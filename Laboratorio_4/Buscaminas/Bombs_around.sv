==> flow/design.v <==
module Bombs_around (
  input wire clk,  
  input wire rst,  
  input wire [7:0] fila,
  input wire [7:0] columna,
  input logic [7:0][7:0] matriz,
  output wire [3:0] bombas_cercanas
);
  logic [3:0] bombas_en_celdas_adyacentes;
  always_ff @(posedge clk or posedge rst) begin
    if (rst) begin
      bombas_en_celdas_adyacentes <= 4'b0;  
    end else begin
      bombas_en_celdas_adyacentes <=
        matriz[fila-1][columna-1] + matriz[fila-1][columna] + matriz[fila-1][columna+1] +
        matriz[fila][columna-1] 	 +  								  matriz[fila][columna+1] +
        matriz[fila+1][columna-1] + matriz[fila+1][columna] + matriz[fila+1][columna+1];
    end
  end
  assign bombas_cercanas = bombas_en_celdas_adyacentes;
endmodule
* Step by step through the tools: Bombs_around
What the tools print for Bombs_around, step after step.
Lines are those of the file above, counted from 1.
Operators: Yosys type, input widths -> output width; for muxes data width and select width s.
Library cell names are shortened.
Not given: --
- Design top :: Bombs_around
- Clock :: clk
- Cell library :: sky130hd
- Timing corner :: tt_025C_1v80

* After elaboration
Yosys after proc, flatten, opt, wreduce and memory -nomap, before mapping. Enables and synchronous resets that opt folds into registers are not counted as muxes. Memory bits, and registers merged into a memory's read port (data or address), are not among the register bits. Print and check cells are not counted. Equal cells are merged and count once.
- Bits in registers :: 4
- $add $sub $neg :: 19
- Shift-type cells :: 8
** Operator list (number)
- $shiftx 64x32->1 :: 6
- $add 32x32->32 :: 3
- $add 32x8->32 :: 2
- $shiftx 64x13->1 :: 1
- $shiftx 64x14->1 :: 1
- $add 11x32->32 :: 1
- $add 8x1->9 const B :: 2
- $sub 8x1->9 const B :: 2
- $add 4x1->4 :: 4
- $add 12x9->13 :: 1
- $add 11x9->12 :: 1
- $add 3x1->4 :: 1
- $add 2x1->3 :: 1
- $add 1x1->2 :: 1

* Longest topological paths
Depth = most cells in a row (Yosys ltp): at word level without a register or memory, in the mapped netlist without a sequential cell, where the memories' decode and read muxes count.
- Word-level depth :: 10
- ABC_AREA :: 0
- Depth in mapped cells :: 23

* After synthesis
Source: synth_stat.txt of the flow (Yosys; design flattened, memories mapped). It holds for the ABC_AREA given above (unset counts as 0); a run with the other value may have another netlist.
Totals and module areas in this step are rounded.
- Buffer cells :: 22
- Flip-flop cells :: 4
- Sequential part of the area :: 100 µm²
- Mapped area :: 4000 µm²
- Standard cells after synthesis :: 412
** Cells by type (number)
- mux4_2 :: 31
- mux2i_1 :: 48
- ha_1 :: 37
- mux4_1 :: 12
- fa_1 :: 12
- xnor2_1 :: 24
- xor2_1 :: 18
- dfrtp_1 :: 4
- nand2_1 :: 26
- a21oi_1 :: 19
- inv_1 :: 23
- nor3_1 :: 15
- nor2_1 :: 19
- nand3_1 :: 14
- a211oi_1 :: 9
- a21o_1 :: 9
- a221oi_1 :: 6
- buf_6 :: 4
Not listed: further types 35, cells in them 82.

* Path before layout
OpenSTA on the mapped netlist: ideal clock, no wires. The path of least setup slack (recovery checks aside). Input and output delay are each 20% of the period. Register names are those of the netlist, which keeps one name where synthesis merged equal registers.
- Path kind :: input port to flip-flop
- Start point :: input columna[0]
- End point :: register bombas_en_celdas_adyacentes[2]
- Clock period :: 8750 ps
- Delay of the path :: 5511 ps
- Stages on the path :: 23
- Data arrival time :: 7138 ps
- Input delay :: 1750 ps
- Setup slack :: 1489 ps
- Buffers on the path :: 4
- Synthesis period reached :: 7261 ps
"delay of the path" is the arrival time less input delay plus setup time.
"stages on the path": output pins that drive a net of the path, with the launching flip-flop's if there is one; two outputs of one cell count as two.
"synthesis period reached" is the clock period less the worst setup slack; recovery checks do not enter. This is arithmetic on one report: input and output delays are still those of the set period (20% each).
The rows between start and end are the longest chain of elaborated cells between them; the timing report does not say that the signal goes this way. Where chains are equally long, one stands for them.
A line is the first line of the expression or statement that the cell stems from. Yosys adds cells for indexed reads and writes and turns some case tables into memories.
- Path through :: buf_4 > buf_6 > buf_6 > buf_2 > inv_1 > ha_1 > nand2_1 > xnor2_1 > inv_1 > fa_1 > xnor2_1 > mux4_2 > nor2_1 > or4_1 > o2bb2ai_1 > fa_1 > inv_1 > fa_1 > fa_1 > ha_1 > inv_1 > fa_1 > xnor2_1
- Length of the longest elaborated chain :: 10
** Ends and longest elaborated chain, after synthesis
- start, declared :: RTL line 5 : input wire [7:0] columna,
- $sub 8x1->9 :: RTL line 15 : matriz[fila-1][columna-1] + matriz[fila-1][columna] + matriz[fila-1][columna+1] +
- $add 32x32->32 :: RTL line 15
- $shiftx 64x32->1 :: RTL line 15
- $add 1x1->2 :: RTL line 15
- $add 2x1->3 :: RTL line 15
- $add 3x1->4 :: RTL line 15
- $add 4x1->4 (4 in a row) :: RTL line 15
- end, assigned :: RTL line 12 : bombas_en_celdas_adyacentes <= 4'b0;
- end, assigned :: RTL line 14 : bombas_en_celdas_adyacentes <=
- end, declared :: RTL line 9 : logic [3:0] bombas_en_celdas_adyacentes;

* Path in the finished layout
Path of least setup slack in the final report of stored run 1 (OpenROAD, finished layout, wires in). Where an end is a register, its clock arrival counts in the times.
The report prints the path's times to 10 ps; the period is as set.
- Path kind :: input port to flip-flop
- Start point :: input fila[1]
- End point :: register bombas_en_celdas_adyacentes[1]
- Stages on the path :: 17
- Clock period :: 5220 ps
- Setup slack :: -300 ps
- Buffers on the path :: 2
- Input delay :: 1040 ps
- Data arrival time :: 5640 ps
The rows between start and end are the longest chain of elaborated cells between them; the timing report does not say that the signal goes this way. Where chains are equally long, one stands for them.
- Path through :: clkdlybuf4s50_1 > inv_1 > buf_4 > fa_2 > xnor2_2 > mux4_2 > nor2_1 > or4_4 > o2bb2ai_4 > fa_1 > inv_2 > fa_1 > fa_1 > ha_4 > inv_2 > fa_2 > inv_2
- Length of the longest elaborated chain :: 10
** Ends and longest elaborated chain, after layout
- start, declared :: RTL line 4 : input wire [7:0] fila,
- $sub 8x1->9 :: RTL line 15 : matriz[fila-1][columna-1] + matriz[fila-1][columna] + matriz[fila-1][columna+1] +
- $add 32x32->32 :: RTL line 15
- $shiftx 64x32->1 :: RTL line 15
- $add 1x1->2 :: RTL line 15
- $add 2x1->3 :: RTL line 15
- $add 3x1->4 :: RTL line 15
- $add 4x1->4 (4 in a row) :: RTL line 15
- end, assigned :: RTL line 12 : bombas_en_celdas_adyacentes <= 4'b0;
- end, assigned :: RTL line 14 : bombas_en_celdas_adyacentes <=
- end, declared :: RTL line 9 : logic [3:0] bombas_en_celdas_adyacentes;

## Implementation results

Design Bombs_around on sky130hd. What follows are 2 stored runs of the flow, each under its own settings; their order means nothing. The constraints put input and output delay at 20% of the set period each and load the outputs with 0.01 pF.
By "achieved clock period" is meant the clock period of the run minus its worst setup slack. This is arithmetic on one report: input and output delays are still those of the set period (20% each).
"time of the worst setup path" is the time allowed to the run's worst setup path (the clock period less input and output delay, where it has them) less its slack. Clock arrival times count: a late capture clock shortens it, a late launch clock lengthens it.
By "total power of the final layout" is meant OpenSTA's value without simulated activity: inputs other than the clock are taken to toggle once in ten clock periods, and the tool carries that through the logic.
"time of the worst setup path" is known to 10 ps.
The measured numbers are rounded.

** Stored run 1
- Settings :: period_ns=5.22; CAP_MARGIN=20; CORE_MARGIN=2; CORE_UTILIZATION=40; SLEW_MARGIN=20
- Netlist area reported by Yosys :: 4,000 µm²
- Total die area :: 11,000 µm²
- Worst setup slack after layout :: -300 ps
- Utilization after routing :: 63 %
- Standard-cell area after layout :: 6,100 µm²
- Final setup TNS :: -680 ps
- Time of the worst setup path :: 4,480 ps
- Worst path kind :: input port to flip-flop
- Achieved clock period :: 5,525 ps
- Total power of the final layout :: 0.001 W

** Stored run 2
- Settings :: period_ns=12.0; CORE_UTILIZATION=34; PLACE_DENSITY=0.72; CELL_PAD_IN_SITES_DETAIL_PLACEMENT=1; ABC_AREA=0; CTS_CLUSTER_DIAMETER=371; MIN_ROUTING_LAYER=met1; MAX_ROUTING_LAYER=met4; CAP_MARGIN=20; CORE_MARGIN=2; SLEW_MARGIN=20
- Final setup TNS :: 0 ps
- Utilization after routing :: 43 %
- Standard-cell area after layout :: 4,900 µm²
- Total power of the final layout :: 0.00039 W
- Achieved clock period :: 8,406 ps
- Total die area :: 13,000 µm²
- Netlist area reported by Yosys :: 4,000 µm²
- Worst setup slack after layout :: 3,600 ps
- Time of the worst setup path :: 6,010 ps
- Worst path kind :: input port to flip-flop
